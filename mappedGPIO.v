==> flow/design.v <==
`timescale 1ns / 1ps
module mappedGPIO(
    input [15:0] addr,
    input [7:0] writedata,
    input clk,
    input memread,
    input memwrite,
    output [7:0] memdata
    );
    reg [7:0] RAM [511:0];
    assign memdata = memread ? RAM[addr[8:0]] : 8'bxxxxxxxx;
    initial begin
    end
    always @ (posedge clk) begin
        if (memwrite) RAM[addr[8:0]] = writedata;
    end
endmodule
=== Tool chain data of mappedGPIO ===
Tool output for the design above, in the order of the flow.
Line numbers count from 1 in the design file above.
The mark - stands for no value.

* Top: mappedGPIO
* Clock: clk
* Standard-cell library: sky130hd
* Library corner: tt_025C_1v80

=== Word level ===
Yosys after proc, flatten, opt, wreduce and memory -nomap, before mapping. Enables and synchronous resets that opt folds into registers are not counted as muxes. Memory bits, and registers merged into a memory's read port (data or address), are not among the register bits. Print and check cells are not counted. Equal cells are merged and count once.
Memory sizes are those after Yosys's memory passes, which may raise the word count (mostly to a power of two), join words into wider ones and drop unused or constant bits.

* Register bits after elaboration: 0
* Latch bits: 0
* Bits in writable memories: 4096
* ROM bits: 0
* Clocked read ports x word width: 0
* Memories kept: 1

{| class="wikitable"
|+ Memory list
! memory !! depth !! width !! read ports !! wr ports !! line !! source
|-
| RAM || 512 || 8 || 1 || 1 || 10 || <nowiki>reg [7:0] RAM [511:0];</nowiki>
|}

* Add/subtract/negate cells: 0
* Multiply operators: 0
* Divide/modulo/power cells: 0
* Order comparisons: 0
* Eq/ne operators: 0
* Shift-type cells: 0
* Muxes and demuxes: 4
* Bitwise gates (word level): 0
* Reduce/logical cells: 0

{| class="wikitable"
|+ Operators by type and width
! operator !! count
|-
| 8-bit two-way mux || 2
|-
| 9-bit two-way mux || 1
|-
| 1-bit two-way mux || 1
|}

=== Depth ===
Depth = most cells in a row (Yosys ltp): at word level without a register or memory, in the mapped netlist without a sequential cell, where the memories' decode and read muxes count.

* Word-level depth: 1
* ABC_AREA: 0
* Mapped depth: 13
* Depth with buffers taken out: 7

=== Mapped cells and area ===
Source: synth_stat.txt of the flow (Yosys; design flattened, memories mapped). It holds for the ABC_AREA given above (unset counts as 0); a run with the other value may have another netlist.

* Standard cells after synthesis: 7567
* Cell area after synthesis: 158199.2 sq um
* Sequential area: 122998.0 sq um
* Flip-flops: 4096
* Buffers: 483

{| class="wikitable"
|+ Cells by type
! type !! count !! area in all (sq um)
|-
| sky130_fd_sc_hd__edfxtp_1 || 4096 || 1.23E+05
|-
| sky130_fd_sc_hd__mux4_2 || 816 || 1.84E+04
|-
| sky130_fd_sc_hd__mux2i_1 || 434 || 4.34E+03
|-
| sky130_fd_sc_hd__nor2_1 || 548 || 2.06E+03
|-
| sky130_fd_sc_hd__a22oi_1 || 180 || 1.35E+03
|-
| sky130_fd_sc_hd__buf_2 || 182 || 910.874
|-
| sky130_fd_sc_hd__a221oi_1 || 91 || 797.014
|-
| sky130_fd_sc_hd__o22ai_1 || 118 || 738.208
|-
| sky130_fd_sc_hd__clkbuf_1 || 196 || 735.706
|-
| sky130_fd_sc_hd__nand2_1 || 130 || 487.968
|-
| sky130_fd_sc_hd__a31oi_1 || 76 || 475.456
|-
| sky130_fd_sc_hd__buf_4 || 56 || 420.403
|-
| sky130_fd_sc_hd__a22o_1 || 47 || 411.645
|-
| sky130_fd_sc_hd__a21oi_1 || 77 || 385.37
|-
| sky130_fd_sc_hd__nand4_1 || 47 || 294.032
|-
| sky130_fd_sc_hd__a211oi_1 || 36 || 270.259
|-
| sky130_fd_sc_hd__buf_6 || 24 || 270.259
|-
| sky130_fd_sc_hd__nor4_1 || 38 || 237.728
|}

Other cell types: 48; their cells: 375.

=== Path before layout ===
OpenSTA on the mapped netlist: ideal clock, no wires. The path of least setup slack (recovery checks aside). Input and output delay are each 20% of the period. Register names are those of the netlist, which keeps one name where synthesis merged equal registers.

* Kind: input port to output port
* Start point: input addr[1]
* End point: output memdata[4]
* Period: 4.01 ns
* Launch time at the first pin: 0.802 ns
* Data arrival time: 3.049 ns
* Required time: 3.208 ns
* Setup slack: 0.159 ns
* Delay of the path: 2.247 ns
* Driving pins on the path: 10
* Synthesis period reached: 3.851 ns

"delay of the path" = arrival - input delay + setup time.
A path that ends at an output port has no setup time.
"driving pins on the path": output pins that drive a net of the path, with the launching flip-flop's if there is one; two outputs of one cell count as two.
"synthesis period reached" = period - worst setup slack (recovery checks aside). The figure is calculated, with input and output delays left at 20% of the set period.
Between the ends stands the longest chain of elaborated cells between them, by number of cells; it is not shown to be the way that was timed. Of several equally long chains one is given.
Each line given opens the expression or statement behind the cell; cells for indexed reads and writes are added by Yosys, which also makes memories of some case tables.
A memory read counts as a cell of the chain, while the word-level depth stops at memories.

* Cells stage by stage: sky130_fd_sc_hd__buf_2 -> sky130_fd_sc_hd__buf_6 -> sky130_fd_sc_hd__buf_2 -> sky130_fd_sc_hd__buf_2 -> sky130_fd_sc_hd__buf_2 -> sky130_fd_sc_hd__mux4_2 -> sky130_fd_sc_hd__a221oi_2 -> sky130_fd_sc_hd__a31oi_1 -> sky130_fd_sc_hd__a2111oi_0 -> sky130_fd_sc_hd__nand4_1
* Cells in the longest elaborated chain: 2
* Elaborated cells between the ends (all ways): 2

{| class="wikitable"
|+ RTL lines, path after synthesis
! element !! line !! source
|-
| start: declaration || 3 || <nowiki>input [15:0] addr,</nowiki>
|-
| memory read 512 x 8 bit || 10 || <nowiki>reg [7:0] RAM [511:0];</nowiki>
|-
| 8-bit two-way mux || 11 || <nowiki>assign memdata = memread ? RAM[addr[8:0]] : 8'bxxxxxxxx;</nowiki>
|-
| end: declaration || 8 || <nowiki>output [7:0] memdata</nowiki>
|}

=== Worst path after layout ===
From the final timing report of run A: the path of least setup slack in the routed layout; clock arrival at registers is part of the times.

* Kind: input port to output port
* Start point: input addr[0]
* End point: output memdata[3]
* Period: 4.67 ns
* Launch time at the first pin: 0.93 ns
* Data arrival time: 4.98 ns
* Required time: 3.74 ns
* Setup slack: -1.24 ns
* Driving pins on the path: 15

Between the ends stands the longest chain of elaborated cells between them, by number of cells; it is not shown to be the way that was timed. Of several equally long chains one is given.
A memory read counts as a cell of the chain, while the word-level depth stops at memories.

* Cells stage by stage: sky130_fd_sc_hd__buf_16 -> sky130_fd_sc_hd__buf_12 -> sky130_fd_sc_hd__buf_12 -> sky130_fd_sc_hd__buf_16 -> sky130_fd_sc_hd__buf_4 -> sky130_fd_sc_hd__buf_8 -> sky130_fd_sc_hd__mux4_2 -> sky130_fd_sc_hd__nor2_4 -> sky130_fd_sc_hd__a2111oi_4 -> sky130_fd_sc_hd__a211oi_4 -> sky130_fd_sc_hd__nand4b_1 -> sky130_fd_sc_hd__a2111oi_4 -> sky130_fd_sc_hd__nand4_1 -> sky130_fd_sc_hd__buf_6 -> sky130_fd_sc_hd__buf_6
* Cells in the longest elaborated chain: 2
* Elaborated cells between the ends (all ways): 2

{| class="wikitable"
|+ RTL lines, path post-layout
! element !! line !! source
|-
| start: declaration || 3 || <nowiki>input [15:0] addr,</nowiki>
|-
| memory read 512 x 8 bit || 10 || <nowiki>reg [7:0] RAM [511:0];</nowiki>
|-
| 8-bit two-way mux || 11 || <nowiki>assign memdata = memread ? RAM[addr[8:0]] : 8'bxxxxxxxx;</nowiki>
|-
| end: declaration || 8 || <nowiki>output [7:0] memdata</nowiki>
|}

Wiki page: mappedGPIO / flow data

Module mappedGPIO, platform sky130hd: 2 stored runs of the flow (Yosys, OpenROAD) with differing settings, in no particular order. Input and output delays are each 20% of the period that was set; the output load is 0.01 pF.
"achieved clock period": clock period set for the run, less the worst setup slack. It is reckoned from that one timing run; input and output delays stay at 20% of the period that was set.
"power" rests on the timing tool's default activity at the inputs, not on a simulated workload.

Run A
==> flow/run.sh <==
#!/bin/bash
# the make line also repeats the synthesis and layout settings of config.mk as NAME=value (left out here)
make -C /OpenROAD-flow-scripts/flow DESIGN_CONFIG=/design/flow/config.mk WORK_HOME=/design/flow/orfs CLKGATE_MAP_FILE= finish
==> flow/config.mk <==
export PLATFORM = sky130hd
export DESIGN_NAME = mappedGPIO
export DESIGN_NICKNAME = mappedGPIO
export VERILOG_FILES = /design/flow/design.v
export SDC_FILE = /design/flow/constraint.sdc
export NUM_CORES = 4
export LEC_CHECK = 0
export CAP_MARGIN = 20
export CELL_PAD_IN_SITES_DETAIL_PLACEMENT = 0
export CELL_PAD_IN_SITES_GLOBAL_PLACEMENT = 2
export CORE_MARGIN = 2
export CORE_UTILIZATION = 41
export CTS_CLUSTER_DIAMETER = 213
export SLEW_MARGIN = 20
==> flow/constraint.sdc <==
create_clock -name core_clock -period 4.67 [get_ports {clk}]
set_input_delay 0.9340 -clock core_clock [delete_from_list [all_inputs] [get_ports {clk}]]
set_output_delay 0.9340 -clock core_clock [all_outputs]
set_load 0.01 [all_outputs]

==> results of run A <==
chip area after synthesis (Yosys): 158199.2 sq um
die area: 390838.0 sq um
utilization: 50.4%
worst setup slack after layout: -1.243 ns
total negative slack: -7.070 ns
worst hold slack: 0.417 ns
power: 0.078977 W
achieved clock period: 5.913 ns

Run B
==> flow/run.sh <==
#!/bin/bash
# the make line also repeats the synthesis and layout settings of config.mk as NAME=value (left out here)
make -C /OpenROAD-flow-scripts/flow DESIGN_CONFIG=/design/flow/config.mk WORK_HOME=/design/flow/orfs CLKGATE_MAP_FILE= finish
==> flow/config.mk <==
export PLATFORM = sky130hd
export DESIGN_NAME = mappedGPIO
export DESIGN_NICKNAME = mappedGPIO
export VERILOG_FILES = /design/flow/design.v
export SDC_FILE = /design/flow/constraint.sdc
export NUM_CORES = 4
export LEC_CHECK = 0
export CAP_MARGIN = 20
export CORE_MARGIN = 2
export CORE_UTILIZATION = 67
export SLEW_MARGIN = 20
==> flow/constraint.sdc <==
create_clock -name core_clock -period 3.87 [get_ports {clk}]
set_input_delay 0.7740 -clock core_clock [delete_from_list [all_inputs] [get_ports {clk}]]
set_output_delay 0.7740 -clock core_clock [all_outputs]
set_load 0.01 [all_outputs]

==> results of run B <==
chip area after synthesis (Yosys): 158199.2 sq um
die area: 240022.0 sq um
utilization: 81.5%
worst setup slack after layout: -1.236 ns
total negative slack: -8.398 ns
worst hold slack: 0.284 ns
power: 0.093332 W
achieved clock period: 5.106 ns
